==> flow/design.v <==
`timescale 1ns / 1ps
module Dff
(
input D,clk,rst,
output reg q
);
always @(posedge clk) begin
if (rst)
q <= 1'b1;
else
q <= D;
end
endmodule
`timescale 1ns / 1ps
module LFSR_challenge_bits
#(parameter N=32)
(
input clk,rst,
output [N-1:0]c_bits
);
wire [N-2:0]h;
wire w11,w12,w13,w14;
assign h=31'b1010101010101001101010101010100;
generate
genvar K;
for(K = 1; K < N ; K = K + 1)
begin: Dffs
Dff dff(c_bits[K],clk,rst,c_bits[K-1]);  
end
endgenerate 
assign w11=c_bits[0]^(c_bits[1]*h[0])^(c_bits[2]*h[1])^(c_bits[3]*h[2])^(c_bits[4]*h[3])^(c_bits[5]*h[4])^(c_bits[6]*h[5])^(c_bits[7]*h[6]);
assign w12=w11^(c_bits[8]*h[7])^(c_bits[9]*h[8])^(c_bits[10]*h[9])^(c_bits[11]*h[10])^(c_bits[12]*h[11])^(c_bits[13]*h[12])^(c_bits[14]*h[13])^(c_bits[15]*h[14]);
assign w13=w12^(c_bits[16]*h[15])^(c_bits[17]*h[16])^(c_bits[18]*h[17])^(c_bits[19]*h[18])^(c_bits[20]*h[19])^(c_bits[21]*h[20])^(c_bits[22]*h[21])^(c_bits[23]*h[22]);
assign w14=w13^(c_bits[24]*h[23])^(c_bits[25]*h[24])^(c_bits[26]*h[25])^(c_bits[27]*h[26])^(c_bits[28]*h[27])^(c_bits[29]*h[28])^(c_bits[30]*h[29])^(c_bits[31]*h[30]);
Dff d32(w14,clk,rst,c_bits[31]);
endmodule
* From RTL to reports: LFSR_challenge_bits
Tool output for the design above, in the order of the flow.
Line numbers count from 1 in the design file above.
Cell names lack the library's common part.
A cell with -- has no value.
- Top module :: LFSR_challenge_bits
- Clock port :: clk
- Standard-cell library :: sky130hd
- Timing corner :: tt_025C_1v80

* Word-level counts
Counts by Yosys on the flattened word-level netlist (proc, flatten, opt, wreduce; memories kept). Register bits leave out memories and registers merged into their read ports (data or address); mux counts leave out enables and synchronous resets folded into registers. Print and check cells are left out. Cells with the same type and inputs are merged into one.
- Cells after elaboration :: 47
- Bits in registers :: 32
- Bitwise operators :: 15
** Operators with widths (count)
- XOR 1 bit :: 15

* Logic depth
Depth = most cells in a row (Yosys ltp): at word level without a register or memory, in the mapped netlist without a sequential cell, where the memories' decode and read muxes count.
- Depth after elaboration :: 15
- ABC_AREA :: 1
- Depth in mapped cells :: 11
- Mapped depth without buffers :: 11

* Netlist
Source: synth_stat.txt of the flow (Yosys; design flattened, memories mapped). It holds for the ABC_AREA given above (unset counts as 0); a run with the other value may have another netlist.
- Cell count :: 176
- Mapped flip-flops :: 32
- Sequential area :: 640.6 µm²
- Cell area after synthesis :: 1370.1 µm²
- Buffer cells :: 35
** Cell types
- dfxtp_1 :: count 32, total area 640.614 µm²
- buf_4 :: count 32, total area 240.23 µm²
- nand2_1 :: count 53, total area 198.941 µm²
- or2_2 :: count 19, total area 118.864 µm²
- inv_1 :: count 21, total area 78.826 µm²
- nand3_1 :: count 8, total area 40.038 µm²
- nor2_1 :: count 5, total area 18.768 µm²
- xnor2_1 :: count 1, total area 8.758 µm²
- clkbuf_1 :: count 2, total area 7.507 µm²
- nand2_2 :: count 1, total area 6.256 µm²
- nor2_2 :: count 1, total area 6.256 µm²
- buf_2 :: count 1, total area 5.005 µm²

* Worst setup path after synthesis
OpenSTA on the mapped netlist: ideal clock, no wires. The path of least setup slack (recovery checks aside). Input and output delay are each 20% of the period. Register names are those of the netlist, which keeps one name where synthesis merged equal registers.
- Kind :: flip-flop to flip-flop
- Start :: register Dffs[12].dff.q
- End :: register d32.q
- Delay of the path :: 1.008 ns
- Stages :: 12
- Clock period :: 1.51 ns
- Path slack :: 0.502 ns
- Path buffers :: 0
- Setup time :: 0.120 ns
- Arrival time :: 0.888 ns
- Period reached after synthesis :: 1.008 ns
"delay of the path" is the arrival time less input delay plus setup time.
"stages": output pins that drive a net of the path, with the launching flip-flop's if there is one; two outputs of one cell count as two.
"period reached after synthesis" is the clock period less the worst setup slack; recovery checks do not enter. This is arithmetic on one report: input and output delays are still those of the set period (20% each).
Between the ends stands the longest chain of elaborated cells between them, by number of cells; it is not shown to be the way that was timed. Of several equally long chains one is given.
A line is the first line of the expression or statement that the cell stems from. Yosys adds cells for indexed reads and writes and turns some case tables into memories.
- Cells stage by stage :: dfxtp_1 -> inv_1 -> nand2_2 -> nand2_1 -> nand2_1 -> nand2_1 -> nand2_1 -> nand2_1 -> nand2_1 -> nand2_1 -> nand2_1 -> nand3_1
- Length of the longest elaborated chain :: 11
- Elaborated cells between the ends (all ways) :: 11
- Those cells by class :: logic (11)
** Ends and longest elaborated chain, post-synthesis
- start, declared :: line 5 : output reg q
- start, assigned :: line 9 : q <= 1'b1;
- start, assigned :: line 11 : q <= D;
- XOR 1 bit x3 :: line 32 : assign w12=w11^(c_bits[8]*h[7])^(c_bits[9]*h[8])^(c_bits[10]*h[9])^(c_bits[11]*h[10])^(c_bits[12]*h[11])^(c_bi ...
- XOR 1 bit x4 :: line 33 : assign w13=w12^(c_bits[16]*h[15])^(c_bits[17]*h[16])^(c_bits[18]*h[17])^(c_bits[19]*h[18])^(c_bits[20]*h[19])^ ...
- XOR 1 bit x4 :: line 34 : assign w14=w13^(c_bits[24]*h[23])^(c_bits[25]*h[24])^(c_bits[26]*h[25])^(c_bits[27]*h[26])^(c_bits[28]*h[27])^ ...
- end, assigned :: line 9
- end, assigned :: line 11
- end, declared :: line 5

* Timing after layout
From the final timing report of flow run A: the path of least setup slack in the routed layout; clock arrival at registers is part of the times.
- Kind :: flip-flop to output port
- Start :: register Dffs[9].dff.q
- End :: output port c_bits[8]
- Path slack :: 0.22 ns
- Stages :: 2
- Path buffers :: 1
- Clock period :: 1.72 ns
- Arrival time :: 1.15 ns
- Cells stage by stage :: dfxtp_1 -> clkdlybuf4s50_1
- Length of the longest elaborated chain :: 0
- Elaborated cells between the ends (all ways) :: 0
** Ends and longest elaborated chain, post-layout
- start, declared :: line 5 : output reg q
- start, assigned :: line 9 : q <= 1'b1;
- start, assigned :: line 11 : q <= D;
- end, declared :: line 19 : output [N-1:0]c_bits

## Implementation results

Settings and measured results of 2 stored flow runs for module LFSR_challenge_bits (sky130hd), not sorted in any way. The constraints put input and output delay at 20% of the set period each and load the outputs with 0.01 pF.
"reached clock period" means the clock period less the worst setup slack. The figure is calculated, with input and output delays left at 20% of the set period.
"time used up by the worst setup path" means the part of the period allowed to the worst setup path (the constraints hold back 20% at inputs and 20% at outputs) less its slack; where the path has registers, the arrival times of their clocks count too.
"total power after layout" is the tool's figure for a default switching activity; nothing was simulated.

** Flow run A
- Settings :: period_ns=1.72; CORE_UTILIZATION=29; SETUP_SLACK_MARGIN=0.38; PLACE_DENSITY=0.42; CORE_ASPECT_RATIO=1.23; CELL_PAD_IN_SITES_DETAIL_PLACEMENT=1; TNS_END_PERCENT=50; ABC_AREA=1; GPL_TIMING_DRIVEN=1; GPL_ROUTABILITY_DRIVEN=1; CTS_CLUSTER_DIAMETER=80; MAX_ROUTING_LAYER=met4; CAP_MARGIN=20; CORE_MARGIN=2; SLEW_MARGIN=20
- Total die area :: 5,293.2 µm²
- Time used up by the worst setup path :: 1.15 ns
- Critical path kind :: flip-flop to output port
- Yosys chip area after synthesis :: 1,370.1 µm²
- Smallest hold slack :: 0.442 ns
- Setup slack of the worst path :: 0.222 ns
- Area of the standard cells in the finished layout :: 1,659.1 µm²
- Reached clock period :: 1.498 ns
- Total power after layout :: 1.523 mW
- Total negative slack :: 0.000 ns

** Flow run B
- Settings :: period_ns=1.38; CORE_UTILIZATION=32; SETUP_SLACK_MARGIN=0.23; ABC_AREA=1; GPL_TIMING_DRIVEN=1; CTS_CLUSTER_SIZE=56; CTS_CLUSTER_DIAMETER=68; CAP_MARGIN=20; CORE_MARGIN=2; SLEW_MARGIN=20
- Total negative slack :: 0.000 ns
- Area of the standard cells in the finished layout :: 1,624.1 µm²
- Reached clock period :: 1.155 ns
- Smallest hold slack :: 0.436 ns
- Setup slack of the worst path :: 0.225 ns
- Total power after layout :: 1.760 mW
- Yosys chip area after synthesis :: 1,370.1 µm²
- Total die area :: 4,820.5 µm²
- Time used up by the worst setup path :: 1.15 ns
- Critical path kind :: flip-flop to flip-flop
